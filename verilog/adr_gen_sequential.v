==> flow/design.v <==
module adr_gen_sequential
#( 
  parameter BANK_ADDR_WIDTH = 32
)(
  input clk,
  input rst_n,
  input adr_en,
  output [BANK_ADDR_WIDTH - 1 : 0] adr,
  input config_en,
  input [BANK_ADDR_WIDTH - 1 : 0] config_data
);
  reg [BANK_ADDR_WIDTH - 1 : 0] config_block_max;
  reg [BANK_ADDR_WIDTH-1:0] adr_curr_r;
  assign adr = adr_curr_r;
  always_ff @(posedge clk) begin
    if (!rst_n) begin
      config_block_max <= 'b0;
      adr_curr_r <= 'b0;
    end else begin
      if (config_en) begin
        config_block_max <= config_data;
        adr_curr_r <= 'b0;
      end else if (adr_en) begin
        if (adr_curr_r == config_block_max)
          adr_curr_r <= 'b0;
        else
          adr_curr_r <= adr_curr_r + 'b1;
      end
    end
  end
endmodule
## Tool chain data of adr_gen_sequential

What the tools print for adr_gen_sequential, step after step.
Line numbers count from 1 in the design file above.
Cell names lack the library's common part.
A cell with -- has no value.

| set-up | value |
|---|---|
| top module | adr_gen_sequential |
| clock | clk |
| library | sky130hd |
| corner | tt_025C_1v80 |

## Elaborated design

Source: Yosys, flattened and elaborated, memories not mapped. Widths are those after wreduce. Registers that Yosys merges into a memory's read port (data or address) are not register bits. Print and check cells do not count. Equal cells are merged and count once.

| storage and ports | value |
|---|---|
| output and inout port bits | 32 |
| input port bits | 36 |
| register bits | 64 |

| operators by class | value |
|---|---|
| muxes and demuxes | 1 |
| reduce/logical cells | 1 |
| $add $sub $neg | 1 |
| equal/unequal tests | 1 |
| bitwise logic cells | 1 |

Operators with widths:

| cell | number |
|---|---|
| adder 32 x 1 -> 32 bit with constant B | 1 |
| equality test 32 bit | 1 |
| two-way mux 32 bit | 1 |
| OR reduction 2 bit | 1 |
| inverter 1 bit | 1 |

## Longest topological paths

Longest topological path by Yosys (ltp), each cell counted once; first at word level (registers and memories cut), then after technology mapping (sequential cells cut; the memories' decode and read muxes count).

| logic depth | value |
|---|---|
| word-level depth | 2 |
| ABC_AREA | 0 |
| gate-level depth with buffers | 7 |
| gate-level depth less buffers | 6 |

## Netlist

Source: synth_stat.txt of the flow (Yosys; design flattened, memories mapped). It holds for the ABC_AREA given above (unset counts as 0); a run with the other value may have another netlist.
The area totals of this step are shown rounded.

| synthesis totals | value |
|---|---|
| flip-flops | 64 |
| cell area after synthesis | 3,079 sq um |
| standard cells after synthesis | 315 |
| buffer cells | 16 |

Cell types:

| cell | number | total area (sq um) |
|---|---|---|
| dfxtp_1 | 64 | 1.28E+03 |
| mux2i_1 | 33 | 330.317 |
| xor2_1 | 37 | 324.061 |
| xnor2_1 | 26 | 227.718 |
| nor2b_1 | 32 | 200.192 |
| nor4_2 | 10 | 125.12 |
| nor2_1 | 32 | 120.115 |
| nor2_2 | 9 | 56.304 |
| nand3_1 | 9 | 45.043 |
| nor4_1 | 7 | 43.792 |
| nand2_1 | 10 | 37.536 |
| nand4_1 | 6 | 37.536 |
| and4_1 | 3 | 26.275 |
| inv_1 | 7 | 26.275 |
| buf_2 | 5 | 25.024 |
| nand4_2 | 2 | 25.024 |
| nor3_1 | 5 | 25.024 |
| buf_6 | 2 | 22.522 |

Other cell types: 9; their cells: 16.

## Timing after synthesis

Path of least setup slack by OpenSTA after synthesis, without wires, with an ideal clock, recovery checks aside; 20% of the period is set as input and as output delay. Where synthesis merged equal registers, the netlist keeps one of their names.

| timing after synthesis | value |
|---|---|
| path type | register to register |
| start | reg adr_curr_r[0] |
| end | reg adr_curr_r[28] |
| driving pins on the path | 8 |
| time at the first pin | 0 ps |
| setup time | 120 ps |
| slack | 282 ps |
| path buffers | 1 |
| path delay | 2,028 ps |
| clock period | 2,310 ps |
| required time | 2,190 ps |
| arrival time | 1,908 ps |
| synthesis period reached | 2,028 ps |

"path delay" is the arrival time less input delay plus setup time.
"driving pins on the path": output pins that drive a net of the path, with the launching flip-flop's if there is one; two outputs of one cell count as two.
"synthesis period reached" is the clock period less the worst setup slack; recovery checks do not enter. This is arithmetic on one report: input and output delays are still those of the set period (20% each).
Between the ends stands the longest chain of elaborated cells between them, by number of cells; it is not shown to be the way that was timed. Of several equally long chains one is given.
Each line given opens the expression or statement behind the cell; cells for indexed reads and writes are added by Yosys, which also makes memories of some case tables.
A register here has more assigning lines than the two given.

| on the way, after synthesis | value |
|---|---|
| cells stage by stage | dfxtp_1 > ha_1 > and3_4 > or4b_1 > buf_6 > nor4_2 > xnor2_1 > nor2_2 |
| length of the longest elaborated chain | 2 |
| elaborated cells on any way between the ends | 3 |
| RTL lines with such cells | 2 |

RTL lines, path after synthesis:

| item | RTL line | RTL |
|---|---|---|
| start: declaration | 13 | `reg [BANK_ADDR_WIDTH-1:0] adr_curr_r;` |
| start: assignment | 18 | `adr_curr_r <= 'b0;` |
| start: assignment | 27 | `adr_curr_r <= adr_curr_r + 'b1;` |
| adder 32 x 1 -> 32 bit | 27 |  |
| two-way mux 32 bit | 24 | `if (adr_curr_r == config_block_max)` |
| end: assignment | 25 | `adr_curr_r <= 'b0;` |
| end: assignment | 27 |  |
| end: declaration | 13 |  |

## Worst path after layout

From the final timing report of record 2: the path of least setup slack in the routed layout; clock arrival at registers is part of the times.
The report prints the path's times to 10 ps; the period is as set.

| timing post-layout | value |
|---|---|
| path type | register to register |
| start | reg adr_curr_r[0] |
| end | reg adr_curr_r[14] |
| slack | 530 ps |
| setup time | 120 ps |
| required time | 3,040 ps |
| arrival time | 2,500 ps |
| clock period | 2,820 ps |
| time at the first pin | 330 ps |
| driving pins on the path | 7 |
| path buffers | 1 |

Between the ends stands the longest chain of elaborated cells between them, by number of cells; it is not shown to be the way that was timed. Of several equally long chains one is given.
A register here has more assigning lines than the two given.

| on the way, post-layout | value |
|---|---|
| cells stage by stage | dfxtp_1 > xor2_1 > nor4_1 > nand4_1 > o311ai_4 > buf_4 > nor2_1 |
| length of the longest elaborated chain | 2 |
| elaborated cells on any way between the ends | 3 |
| RTL lines with such cells | 2 |

RTL lines, path post-layout:

| item | RTL line | RTL |
|---|---|---|
| start: declaration | 13 | `reg [BANK_ADDR_WIDTH-1:0] adr_curr_r;` |
| start: assignment | 18 | `adr_curr_r <= 'b0;` |
| start: assignment | 27 | `adr_curr_r <= adr_curr_r + 'b1;` |
| adder 32 x 1 -> 32 bit | 27 |  |
| two-way mux 32 bit | 24 | `if (adr_curr_r == config_block_max)` |
| end: assignment | 25 | `adr_curr_r <= 'b0;` |
| end: assignment | 27 |  |
| end: declaration | 13 |  |

Ticket comment

Module adr_gen_sequential, platform sky130hd: 2 stored runs of the flow (Yosys, OpenROAD) with differing settings, in no particular order. Input and output delays are each 20% of the period that was set; the output load is 0.01 pF.
By "reached clock period" is meant the clock period of the run minus its worst setup slack. This is arithmetic on one report: input and output delays are still those of the set period (20% each).
"time of the worst setup path" is the time allowed to the run's worst setup path (the clock period less input and output delay, where it has them) less its slack. Clock arrival times count: a late capture clock shortens it, a late launch clock lengthens it.
"overall power": no workload was simulated; the value follows from the tool's default switching activity.
"time of the worst setup path" is given in steps of 10 ps.
The measured numbers are rounded.
Settings: n/a = not set for that run.
Among the results, n/a means that no value is shown for the run.

| setting or result | record 1 | record 2 |
|---|---|---|
| period_ns | 3.14 | 2.82 |
| CORE_UTILIZATION | 59 | 38 |
| SETUP_SLACK_MARGIN | 0.3 | 0.19 |
| PLACE_DENSITY_LB_ADDON | 0.16 | 0.01 |
| CELL_PAD_IN_SITES_GLOBAL_PLACEMENT | 1 | n/a |
| CELL_PAD_IN_SITES_DETAIL_PLACEMENT | 0 | n/a |
| TNS_END_PERCENT | 95 | n/a |
| GPL_ROUTABILITY_DRIVEN | 1 | n/a |
| CTS_CLUSTER_SIZE | 12 | n/a |
| CAP_MARGIN | 35 | 5 |
| MIN_ROUTING_LAYER | met1 | n/a |
| CORE_MARGIN | 2 | 2 |
| SLEW_MARGIN | 20 | 20 |
| GPL_TIMING_DRIVEN | n/a | 1 |
| standard-cell area of the final layout (sq um) | n/a | 4,049 |
| worst hold slack (ps) | n/a | 533 |
| final setup TNS (ps) | n/a | 0 |
| area inside the die boundary (sq um) | n/a | 8,839 |
| worst setup slack after layout (ps) | n/a | 532 |
| overall power (mW) | n/a | 1.885 |
| reached clock period (ps) | n/a | 2,288 |
| final design utilization (%) | n/a | 51.9 |
| time of the worst setup path (ps) | n/a | 2,290 |
| worst setup path kind | n/a | register to register |
| synthesis area (sq um) | n/a | 3,079 |

Record 1: stopped before the end: placement reported FLW-0024
