==> flow/design.v <==
module multiplier
#(
  parameter A_WIDTH = 16,
  parameter B_WIDTH = 16,
  parameter P_WIDTH = 32
)(
  input signed [A_WIDTH-1:0] a,
  input signed [B_WIDTH-1:0] b,
  output signed [P_WIDTH-1:0] p
);
  assign p = a * b;
endmodule
module adder
#(
  parameter A_WIDTH = 32,
  parameter B_WIDTH = 32,
  parameter S_WIDTH = 32
)(
  input signed [A_WIDTH-1:0] a,
  input signed [B_WIDTH-1:0] b,
  output signed [S_WIDTH-1:0] s
);
  assign s = a + b;
endmodule
module mac
#(
  parameter IFMAP_WIDTH = 16,
  parameter WEIGHT_WIDTH = 16,
  parameter OFMAP_WIDTH = 32
)(
  input clk,
  input rst_n,
  input en,
  input weight_wen,
  input signed [IFMAP_WIDTH - 1 : 0] ifmap_in,
  input signed [WEIGHT_WIDTH - 1 : 0] weight_in,
  input signed [OFMAP_WIDTH - 1 : 0] ofmap_in,
  output signed [IFMAP_WIDTH - 1 : 0] ifmap_out,
  output signed [OFMAP_WIDTH - 1 : 0] ofmap_out
);
  reg signed [WEIGHT_WIDTH - 1 : 0] weight_r;
  reg signed [IFMAP_WIDTH - 1 : 0] ifmap_r;
  reg signed [OFMAP_WIDTH - 1 : 0] ofmap_r;
  wire signed [OFMAP_WIDTH-1:0] prd;
  wire signed [OFMAP_WIDTH-1:0] accum;
  multiplier #(IFMAP_WIDTH, WEIGHT_WIDTH, OFMAP_WIDTH) mul
  (
    .a (ifmap_in),
    .b (weight_r),
    .p (prd)
  );
  adder #(OFMAP_WIDTH, OFMAP_WIDTH, OFMAP_WIDTH) add
  (
    .a (prd),
    .b (ofmap_in),
    .s (accum)
  );
  assign ifmap_out = ifmap_r;
  assign ofmap_out = ofmap_r;
  always_ff @(posedge clk) begin
    if (!rst_n) begin
      weight_r <= 0;
      ifmap_r <= 0;
      ofmap_r <= 0;
    end else begin
      if (en) begin
        ifmap_r <= ifmap_in;
        ofmap_r <= accum;
      end
      if (weight_wen) begin
        weight_r <= weight_in;
      end
    end
  end   
endmodule
Reports on mac
The steps from the RTL of mac to its reports follow in flow order. Lines are those of the file above, counted from 1. Operators: Yosys type, input widths -> output width; for muxes data width and select width s. Cell names lack the library's common part. The mark -- stands for no value.

Design top: mac. Clock port: clk. Cell library: sky130hd. Library corner: tt_025C_1v80.

Word level
Source: Yosys, flattened and elaborated, memories not mapped. Widths are those after wreduce; folded enables and synchronous resets count as part of the registers. Registers that Yosys merges into a memory's read port (data or address) are not register bits. Print and check cells do not count. Equal cells are merged and count once.

The entry for reductions and logical operators reads 0. Under shift operators stands 0. For bitwise logic cells the number is 0. The figure for equal/unequal tests is 0. The figure for divide/modulo/power cells is 0. Under muxes and demuxes stands 0. For multipliers the number is 1. For $lt $le $gt $ge the number is 0. $add $sub $neg: 1.

Operators with widths (number): $mul 16x16->32 (1); $add 32x32->32 (1).

The entry for word width x clocked read ports reads 0. The figure for output and inout bits is 48. The entry for memories reads 0. The figure for input bits is 68. For latch bits the number is 0. The entry for bits in read-only memories reads 0. For flip-flop bits (word level) the number is 64. Under RAM bits stands 0. The entry for elaborated cells reads 5.

Longest topological paths
Depth = most cells in a row (Yosys ltp): at word level without a register or memory, in the mapped netlist without a sequential cell, where the memories' decode and read muxes count.

Depth in word-level cells: 2. The entry for ABC_AREA reads 0. The entry for mapped depth reads 25.

Mapped cells and area
The flow's flattened synthesis, as Yosys stat reports it; memories are mapped. The netlist is that of the ABC_AREA named above (0 if unset); the other value can give another one. Totals and module areas in this step are rounded.

Cells by type: fa_1 (number 292, total area 5.85E+03 um2); inv_1 (number 343, total area 1.29E+03 um2); dfxtp_1 (number 64, total area 1.28E+03 um2); ha_1 (number 98, total area 1.23E+03 um2); and2_1 (number 120, total area 750.72 um2); nand2_1 (number 140, total area 525.504 um2); mux2i_1 (number 44, total area 440.422 um2); nor2_1 (number 82, total area 307.795 um2); xnor2_1 (number 27, total area 236.477 um2); clkbuf_1 (number 52, total area 195.187 um2); a21oi_1 (number 34, total area 170.163 um2); o21ai_0 (number 21, total area 105.101 um2); nand3_1 (number 16, total area 80.077 um2); a21o_1 (number 8, total area 60.058 um2); xor2_1 (number 6, total area 52.55 um2); o211ai_1 (number 6, total area 45.043 um2); o21a_1 (number 6, total area 45.043 um2); a211o_1 (number 4, total area 35.034 um2).

Not listed: further types 28, cells in them 54.

Cell area after synthesis: 13000 um2. Cell count: 1417. Flip-flop cells: 64.

By module: a second synthesis without flattening, with its own total; a netlist apart from the flattened one above.

The entry for cells (unflattened synthesis) reads 1518. Area (unflattened synthesis): 14000 um2.

Each row is one instance without its submodules.

Modules: multiplier (instances 1, cells 1075, area 9800 um2, sequential area 0.0 um2); mac (instances 1, cells 207, area 2500 um2, sequential area 1300 um2); adder (instances 1, cells 236, area 1700 um2, sequential area 0.0 um2).

Worst setup path after synthesis
Path of least setup slack by OpenSTA after synthesis, without wires, with an ideal clock, recovery checks aside; 20% of the period is set as input and as output delay. Where synthesis merged equal registers, the netlist keeps one of their names.

Kind: input -> register. Start point: input ifmap_in[12]. End point: register ofmap_r[30]. The entry for library setup time reads 0.062 ns. For data arrival time the number is 7.672 ns. The figure for launch time at the first pin is 2.120 ns. The entry for required time reads 10.538 ns. The entry for slack reads 2.867 ns. The figure for path delay is 5.614 ns. The entry for buffers on the path reads 1. Under stages stands 20. The entry for period reads 10.6 ns. The entry for period reached after synthesis reads 7.733 ns.

"path delay" = arrival - input delay + setup time. "stages": output pins that drive a net of the path, with the launching flip-flop's if there is one; two outputs of one cell count as two. "period reached after synthesis" = period - worst setup slack (recovery checks aside). The figure is calculated, with input and output delays left at 20% of the set period. Between the ends stands the longest chain of elaborated cells between them, by number of cells; it is not shown to be the way that was timed. Of several equally long chains one is given. A line is the first line of the expression or statement that the cell stems from. Yosys adds cells for indexed reads and writes and turns some case tables into memories.

Cells stage by stage: clkbuf_1 > nand2_1 > fa_1 > fa_1 > fa_1 > inv_1 > fa_1 > fa_1 > inv_1 > fa_1 > inv_1 > ha_1 > a211o_1 > or4_1 > o31ai_1 > nor2_1 > a211o_1 > o2111a_1 > or3_1 > nand3_1. The entry for cells in the longest elaborated chain reads 2. The entry for elaborated cells on any way between the ends reads 2. The figure for RTL lines with such cells is 2. Those cells by class: add/sub (1); mul (1).

Ends and longest elaborated chain, post-synthesis: start: declaration (line 35) `input signed [IFMAP_WIDTH - 1 : 0] ifmap_in,`; $mul 16x16->32 (line 11) `assign p = a * b;`; $add 32x32->32 (line 23) `assign s = a + b;`; end: assignment (line 64) `ofmap_r <= 0;`; end: assignment (line 68) `ofmap_r <= accum;`; end: declaration (line 43) `reg signed [OFMAP_WIDTH - 1 : 0] ofmap_r;`.

Path in the finished layout
From the final timing report of job 1: the path of least setup slack in the routed layout; clock arrival at registers is part of the times.

Kind: input -> register. Start point: input ifmap_in[7]. End point: register ofmap_r[30]. The entry for slack reads 0.30 ns. The entry for buffers on the path reads 1. For data arrival time the number is 7.90 ns. The entry for required time reads 8.20 ns. The entry for period reads 7.91 ns. The figure for launch time at the first pin is 1.58 ns. The entry for library setup time reads 0.06 ns. Under stages stands 20.

Between the ends stands the longest chain of elaborated cells between them, by number of cells; it is not shown to be the way that was timed. Of several equally long chains one is given.

Cells stage by stage: clkdlybuf4s50_1 > and2_1 > fa_1 > inv_1 > fa_1 > fa_1 > fa_1 > inv_1 > fa_1 > inv_1 > fa_1 > inv_1 > ha_1 > a211o_1 > a2111oi_1 > nor2_1 > a211o_1 > o2111a_1 > or3_1 > nand3_1. The entry for cells in the longest elaborated chain reads 2. The entry for elaborated cells on any way between the ends reads 2. The figure for RTL lines with such cells is 2. Those cells by class: add/sub (1); mul (1).

Ends and longest elaborated chain, after layout: start: declaration (line 35) `input signed [IFMAP_WIDTH - 1 : 0] ifmap_in,`; $mul 16x16->32 (line 11) `assign p = a * b;`; $add 32x32->32 (line 23) `assign s = a + b;`; end: assignment (line 64) `ofmap_r <= 0;`; end: assignment (line 68) `ofmap_r <= accum;`; end: declaration (line 43) `reg signed [OFMAP_WIDTH - 1 : 0] ofmap_r;`.

Hand-over note for mac

Settings and measured results of 2 stored flow runs for module mac (sky130hd), not sorted in any way. The constraints put input and output delay at 20% of the set period each and load the outputs with 0.01 pF. "achieved period" = clock period - worst setup slack. The figure is calculated, with input and output delays left at 20% of the set period. "time of the worst setup path" means the part of the period allowed to the worst setup path (the constraints hold back 20% at inputs and 20% at outputs) less its slack; where the path has registers, the arrival times of their clocks count too. "total design power" is the tool's figure for a default switching activity; nothing was simulated. The measured numbers are rounded.

Files of job 1:
==> flow/run.sh <==
#!/bin/bash
# the make line also repeats the synthesis and layout settings of config.mk as NAME=value (left out here)
make -C /OpenROAD-flow-scripts/flow DESIGN_CONFIG=/design/flow/config.mk WORK_HOME=/design/flow/orfs CLKGATE_MAP_FILE= finish
==> flow/config.mk <==
export PLATFORM = sky130hd
export DESIGN_NAME = mac
export DESIGN_NICKNAME = mac
export VERILOG_FILES = /design/flow/design.v
export SDC_FILE = /design/flow/constraint.sdc
export NUM_CORES = 4
export LEC_CHECK = 0
export CAP_MARGIN = 0
export CORE_MARGIN = 4
export CORE_UTILIZATION = 44
export CTS_CLUSTER_DIAMETER = 240
export CTS_CLUSTER_SIZE = 60
export MAX_ROUTING_LAYER = met5
export PLACE_DENSITY_LB_ADDON = 0.14
export SLEW_MARGIN = 20
==> flow/constraint.sdc <==
create_clock -name core_clock -period 7.91 [get_ports {clk}]
set_input_delay 1.5820 -clock core_clock [delete_from_list [all_inputs] [get_ports {clk}]]
set_output_delay 1.5820 -clock core_clock [all_outputs]
set_load 0.01 [all_outputs]

Results of job 1. The measured time of the worst setup path is 6.03 ns. Critical path kind: input -> register. The total design power is 4800 µW. The measured die area is 33000 um2. The measured worst hold slack in the final report is 0.47 ns. The achieved period stands at 7.610 ns. For the utilization after routing the run shows 0.52. The setup total negative slack is 0.000 ns. The Yosys chip area after synthesis comes to 13000 um2. The setup slack of the worst path is 0.30 ns.

Files of job 2:
==> flow/run.sh <==
#!/bin/bash
# the make line also repeats the synthesis and layout settings of config.mk as NAME=value (left out here)
make -C /OpenROAD-flow-scripts/flow DESIGN_CONFIG=/design/flow/config.mk WORK_HOME=/design/flow/orfs CLKGATE_MAP_FILE= finish
==> flow/config.mk <==
export PLATFORM = sky130hd
export DESIGN_NAME = mac
export DESIGN_NICKNAME = mac
export VERILOG_FILES = /design/flow/design.v
export SDC_FILE = /design/flow/constraint.sdc
export NUM_CORES = 4
export LEC_CHECK = 0
export CAP_MARGIN = 20
export CELL_PAD_IN_SITES_GLOBAL_PLACEMENT = 2
export CORE_ASPECT_RATIO = 0.97
export CORE_MARGIN = 2
export CORE_UTILIZATION = 34
export CTS_CLUSTER_SIZE = 59
export GPL_ROUTABILITY_DRIVEN = 1
export PLACE_DENSITY_LB_ADDON = 0.27
export SETUP_SLACK_MARGIN = 0.43
export SLEW_MARGIN = 20
export TNS_END_PERCENT = 95
==> flow/constraint.sdc <==
create_clock -name core_clock -period 5.48 [get_ports {clk}]
set_input_delay 1.0960 -clock core_clock [delete_from_list [all_inputs] [get_ports {clk}]]
set_output_delay 1.0960 -clock core_clock [all_outputs]
set_load 0.01 [all_outputs]

Results of job 2. The measured time of the worst setup path is 5.30 ns. Critical path kind: input -> register. The total design power is 9900 µW. The measured die area is 40000 um2. The measured worst hold slack in the final report is 0.47 ns. The achieved period stands at 6.398 ns. For the utilization after routing the run shows 0.47. The setup total negative slack is -13 ns. The Yosys chip area after synthesis comes to 13000 um2. The setup slack of the worst path is -0.92 ns.

End of note.
