==> flow/design.v <==
module ifmap_radr_gen
#( 
  parameter BANK_ADDR_WIDTH = 8
)(
  input clk,
  input rst_n,
  input adr_en,
  output [BANK_ADDR_WIDTH - 1 : 0] adr,
  input config_en,
  input [BANK_ADDR_WIDTH*8 - 1 : 0] config_data
);
  reg [BANK_ADDR_WIDTH - 1 : 0] config_OX0, config_OY0, config_FX, config_FY, 
    config_STRIDE, config_IX0, config_IY0, config_IC1;
  always @ (posedge clk) begin
    if (rst_n) begin
      if (config_en) begin
        {config_OX0, config_OY0, config_FX, config_FY, config_STRIDE, 
         config_IX0, config_IY0, config_IC1} <= config_data; 
      end
    end else begin
      {config_OX0, config_OY0, config_FX, config_FY, config_STRIDE, 
       config_IX0, config_IY0, config_IC1} <= 0;
    end
  end
  reg [BANK_ADDR_WIDTH-1:0] ox0_r;
  reg [BANK_ADDR_WIDTH-1:0] oy0_r;
  reg [BANK_ADDR_WIDTH-1:0] fx_r;
  reg [BANK_ADDR_WIDTH-1:0] fy_r;
  reg [BANK_ADDR_WIDTH-1:0] ic1_r;
  wire row_complete;
  wire col_complete;
  wire fx_complete;
  wire fy_complete;
  wire ic1_complete;
  assign row_complete = (ox0_r + config_FX) == config_IX0;
  assign col_complete = ((oy0_r + config_FY) == config_IY0) && row_complete;
  assign fx_complete = (fx_r + 1 == config_FX) && col_complete;
  assign fy_complete = (fy_r + 1 == config_FY) && fx_complete;
  assign ic1_complete = (ic1_r + 1 == config_IC1) && fy_complete;
  assign adr = ox0_r + fx_r + (oy0_r + fy_r) * config_IX0 + config_IX0 * config_IX0 * ic1_r;
  always_ff @(posedge clk) begin
    if (rst_n) begin
      if (adr_en) begin
      if (row_complete) begin
        ox0_r <= 0;
        oy0_r <= oy0_r + config_STRIDE;
      end else begin
        ox0_r <= ox0_r + config_STRIDE;
      end
      if (col_complete) begin
        oy0_r <= 0;
        fx_r <= fx_r + 1;
      end
      if (fx_complete) begin
        fx_r <= 0;
        fy_r <= fy_r + 1;
      end
      if (fy_complete) begin
        fy_r <= 0;
        ic1_r <= ic1_r + 1;
      end
      if (ic1_complete) begin
        ic1_r <= 0;
      end
      end
    end else begin
      ox0_r <= 0;
      oy0_r <= 0;
      fx_r <= 0;
      fy_r <= 0;
      ic1_r <= 0;
    end
  end
endmodule
Step by step through the tools: ifmap_radr_gen. The steps from the RTL of ifmap_radr_gen to its reports follow in flow order. Line numbers count from 1 in the design file above. Cell names lack the library's common part. Not given: -

Design top: ifmap_radr_gen. Clock: clk. Standard-cell library: sky130hd. Corner: tt_025C_1v80.

Word level. Source: Yosys, flattened and elaborated, memories not mapped. Widths are those after wreduce. Registers that Yosys merges into a memory's read port (data or address) are not register bits. Print and check cells do not count. Equal cells are merged and count once.

Under add/subtract/negate cells stands 11. The figure for $mul is 3. The entry for mux-type cells reads 9. Equality and inequality tests: 5. For reductions and logical operators the number is 12.

Operator list (number): 8-bit by 8-bit multiplier with 8-bit output (3); 32-bit by 8-bit equality test with 1-bit output (3); 8-bit two-way mux (9); 8-bit adder (8); 8-bit by 1-bit adder with 9-bit output with constant B (3); 8-bit equality test (2); 2-bit AND reduction (4); 2-bit nonzero test (4); 1-bit logical AND (4).

Register bits: 88. Under input port bits stands 68.

Depth. Yosys ltp: most cells in a row. Word level: on the elaborated netlist, between registers, memories and ports. Mapped: between sequential cells and ports; inverters and the memories' decode and read muxes count.

For word-level depth the number is 8. For ABC_AREA the number is 1. For depth in mapped cells the number is 39.

Netlist. Yosys stat after the flow's synthesis: flattened, memories mapped to cells. It holds for the ABC_AREA given above (unset counts as 0); a run with the other value may have another netlist. Totals and module areas in this step are rounded.

Flip-flops: 88. The entry for buffer cells reads 35. The figure for cell count is 1285. For sequential area the number is 1760 sq um. The entry for chip area (Yosys) reads 8780 sq um.

Cells by type (number): dfxtp_1 (88); ha_1 (91); nand2_1 (286); fa_1 (48); inv_1 (197); nor2_1 (144); nand3_1 (81); a21oi_1 (73); o21ai_0 (71); xnor2_1 (32); xor2_1 (24); nand4_1 (25); nand3b_1 (13); clkbuf_1 (23); o21ai_1 (10); inv_2 (12); buf_2 (8); a211oi_1 (5).

Not listed: further types 28, cells in them 54.

Timing after synthesis. Path of least setup slack by OpenSTA after synthesis, without wires, with an ideal clock, recovery checks aside; 20% of the period is set as input and as output delay. Where synthesis merged equal registers, the netlist keeps one of their names.

Path kind: reg-to-output. Start: register config_IX0[3]. End: output adr[7]. External output delay: 2040 ps. The figure for period is 10200 ps. For stages the number is 37. The entry for arrival time reads 6949 ps. Under slack stands 1211 ps. The figure for path delay is 6949 ps. For data required time the number is 8160 ps. The figure for period reached after synthesis is 8989 ps.

"path delay" = arrival - input delay + setup time. A path that ends at an output port has no setup time. "stages" counts driving pins, that of a launching flip-flop among them; a cell with two outputs on the path counts twice. "period reached after synthesis" is the clock period less the worst setup slack; recovery checks do not enter. This is arithmetic on one report: input and output delays are still those of the set period (20% each). The rows between start and end are the longest chain of elaborated cells between them; the timing report does not say that the signal goes this way. Where chains are equally long, one stands for them. Each line given opens the expression or statement behind the cell; cells for indexed reads and writes are added by Yosys, which also makes memories of some case tables.

Path through: dfxtp_1 > clkbuf_1 > nand2_1 > xor2_1 > ha_1 > a21oi_1 > fa_1 > inv_1 > ha_1 > fa_1 > ha_1 > inv_1 > nand2_1 > nand2_1 > nor2_1 > fa_1 > ha_1 > fa_1 > inv_1 > fa_1 > inv_1 > fa_1 > inv_1 > fa_1 > inv_1 > ha_1 > a21oi_1 > inv_1 > nand2_1 > nand2_1 > nand2_1 > nand2_1 > nand2_1 > nand2_1 > nand2_1 > inv_1 > nor2_1. For cells in the longest elaborated chain the number is 3. For elaborated cells on any way between the ends the number is 5. The figure for RTL lines with such cells is 1.

Ends and longest elaborated chain, post-synthesis: start: declaration (RTL line 13) `config_STRIDE, config_IX0, config_IY0, config_IC1;`; 8-bit by 8-bit multiplier with 8-bit output (2 in a row) (RTL line 40) `assign adr = ox0_r + fx_r + (oy0_r + fy_r) * config_IX0 + config_IX0 * config_IX0 * ic1_r;`; 8-bit adder (RTL line 40); end: declaration (RTL line 8) `output [BANK_ADDR_WIDTH - 1 : 0] adr,`.

Path in the finished layout. Path of least setup slack in the final report of entry A (OpenROAD, finished layout, wires in). Where an end is a register, its clock arrival counts in the times. The report prints the path's times to 10 ps; the period is as set.

Path kind: reg-to-output. Start: register config_IX0[1]. End: output adr[7]. The entry for arrival time reads 7230 ps. For stages the number is 37. For data required time the number is 6760 ps. External output delay: 1690 ps. The figure for period is 8450 ps. Under slack stands -470 ps.

The rows between start and end are the longest chain of elaborated cells between them; the timing report does not say that the signal goes this way. Where chains are equally long, one stands for them.

Path through: dfxtp_4 > nand2_4 > xor2_1 > ha_2 > a21oi_2 > fa_1 > inv_2 > ha_4 > fa_1 > ha_4 > inv_2 > nand2_2 > nand2_4 > nor2_2 > fa_1 > ha_4 > fa_1 > inv_2 > fa_1 > inv_2 > fa_1 > inv_1 > fa_2 > inv_2 > ha_4 > a21oi_4 > buf_6 > inv_1 > nand2_2 > nand2_1 > nand2_1 > nand2_1 > nand2_1 > nand2_2 > nor2_1 > nor2_2 > buf_2. For cells in the longest elaborated chain the number is 3. For elaborated cells on any way between the ends the number is 5. The figure for RTL lines with such cells is 1.

Ends and longest elaborated chain, after layout: start: declaration (RTL line 13) `config_STRIDE, config_IX0, config_IY0, config_IC1;`; 8-bit by 8-bit multiplier with 8-bit output (2 in a row) (RTL line 40) `assign adr = ox0_r + fx_r + (oy0_r + fy_r) * config_IX0 + config_IX0 * config_IX0 * ic1_r;`; 8-bit adder (RTL line 40); end: declaration (RTL line 8) `output [BANK_ADDR_WIDTH - 1 : 0] adr,`.

Memo
Re: implementation data of ifmap_radr_gen

Flow measurements of ifmap_radr_gen on sky130hd: 2 stored runs with different settings, listed in no order. Input and output delays are each 20% of the period that was set; the output load is 0.01 pF. "clock period achieved" is the run's clock period less its worst setup slack. It is reckoned from that one timing run; input and output delays stay at 20% of the period that was set. By "time of the worst setup path" is meant the share of the clock period that the worst setup path is allowed (20% is reserved at inputs, 20% at outputs), minus its slack. Clock arrival times at its registers enter into it. By "power consumption" is meant OpenSTA's value without simulated activity: inputs other than the clock are taken to toggle once in ten clock periods, and the tool carries that through the logic. "time of the worst setup path" is given in steps of 10 ps. The measured numbers are rounded.

Files of entry A:
==> flow/run.sh <==
#!/bin/bash
# the make line also repeats the synthesis and layout settings of config.mk as NAME=value (left out here)
make -C /OpenROAD-flow-scripts/flow DESIGN_CONFIG=/design/flow/config.mk WORK_HOME=/design/flow/orfs CLKGATE_MAP_FILE= finish
==> flow/config.mk <==
export PLATFORM = sky130hd
export DESIGN_NAME = ifmap_radr_gen
export DESIGN_NICKNAME = ifmap_radr_gen
export VERILOG_FILES = /design/flow/design.v
export SDC_FILE = /design/flow/constraint.sdc
export NUM_CORES = 4
export LEC_CHECK = 0
export ABC_AREA = 1
export CAP_MARGIN = 30
export CELL_PAD_IN_SITES_GLOBAL_PLACEMENT = 2
export CORE_ASPECT_RATIO = 0.89
export CORE_MARGIN = 2
export CORE_UTILIZATION = 19
export CTS_CLUSTER_SIZE = 46
export MIN_ROUTING_LAYER = met1
export PLACE_DENSITY_LB_ADDON = 0.01
export SETUP_SLACK_MARGIN = 0.6
export SLEW_MARGIN = 20
export TNS_END_PERCENT = 30
==> flow/constraint.sdc <==
create_clock -name core_clock -period 8.45 [get_ports {clk}]
set_input_delay 1.6900 -clock core_clock [delete_from_list [all_inputs] [get_ports {clk}]]
set_output_delay 1.6900 -clock core_clock [all_outputs]
set_load 0.01 [all_outputs]

Results of entry A. The worst hold slack in the final report reads 479 ps. The total die area reads 47900 sq um. For the standard-cell area after layout the run shows 11000 sq um. The clock period achieved is 8922 ps. The power consumption is 1.25 mW. The utilization is 24.0 %. The netlist area reported by Yosys reads 8780 sq um. The setup slack of the worst path reads -472 ps. The setup TNS comes to -472 ps. The time of the worst setup path comes to 7230 ps. Critical path kind: reg-to-output.

Files of entry B:
==> flow/run.sh <==
#!/bin/bash
# the make line also repeats the synthesis and layout settings of config.mk as NAME=value (left out here)
make -C /OpenROAD-flow-scripts/flow DESIGN_CONFIG=/design/flow/config.mk WORK_HOME=/design/flow/orfs CLKGATE_MAP_FILE= finish
==> flow/config.mk <==
export PLATFORM = sky130hd
export DESIGN_NAME = ifmap_radr_gen
export DESIGN_NICKNAME = ifmap_radr_gen
export VERILOG_FILES = /design/flow/design.v
export SDC_FILE = /design/flow/constraint.sdc
export NUM_CORES = 4
export LEC_CHECK = 0
export CAP_MARGIN = 20
export CORE_MARGIN = 2
export CORE_UTILIZATION = 40
export SLEW_MARGIN = 20
==> flow/constraint.sdc <==
create_clock -name core_clock -period 9.05 [get_ports {clk}]
set_input_delay 1.8100 -clock core_clock [delete_from_list [all_inputs] [get_ports {clk}]]
set_output_delay 1.8100 -clock core_clock [all_outputs]
set_load 0.01 [all_outputs]

Results of entry B. The worst hold slack in the final report reads 522 ps. The total die area reads 22100 sq um. For the standard-cell area after layout the run shows 9790 sq um. The clock period achieved is 9295 ps. The power consumption is 1.07 mW. The utilization is 48.1 %. The netlist area reported by Yosys reads 8360 sq um. The setup slack of the worst path reads -245 ps. The setup TNS comes to -245 ps. The time of the worst setup path comes to 7490 ps. Critical path kind: reg-to-output.
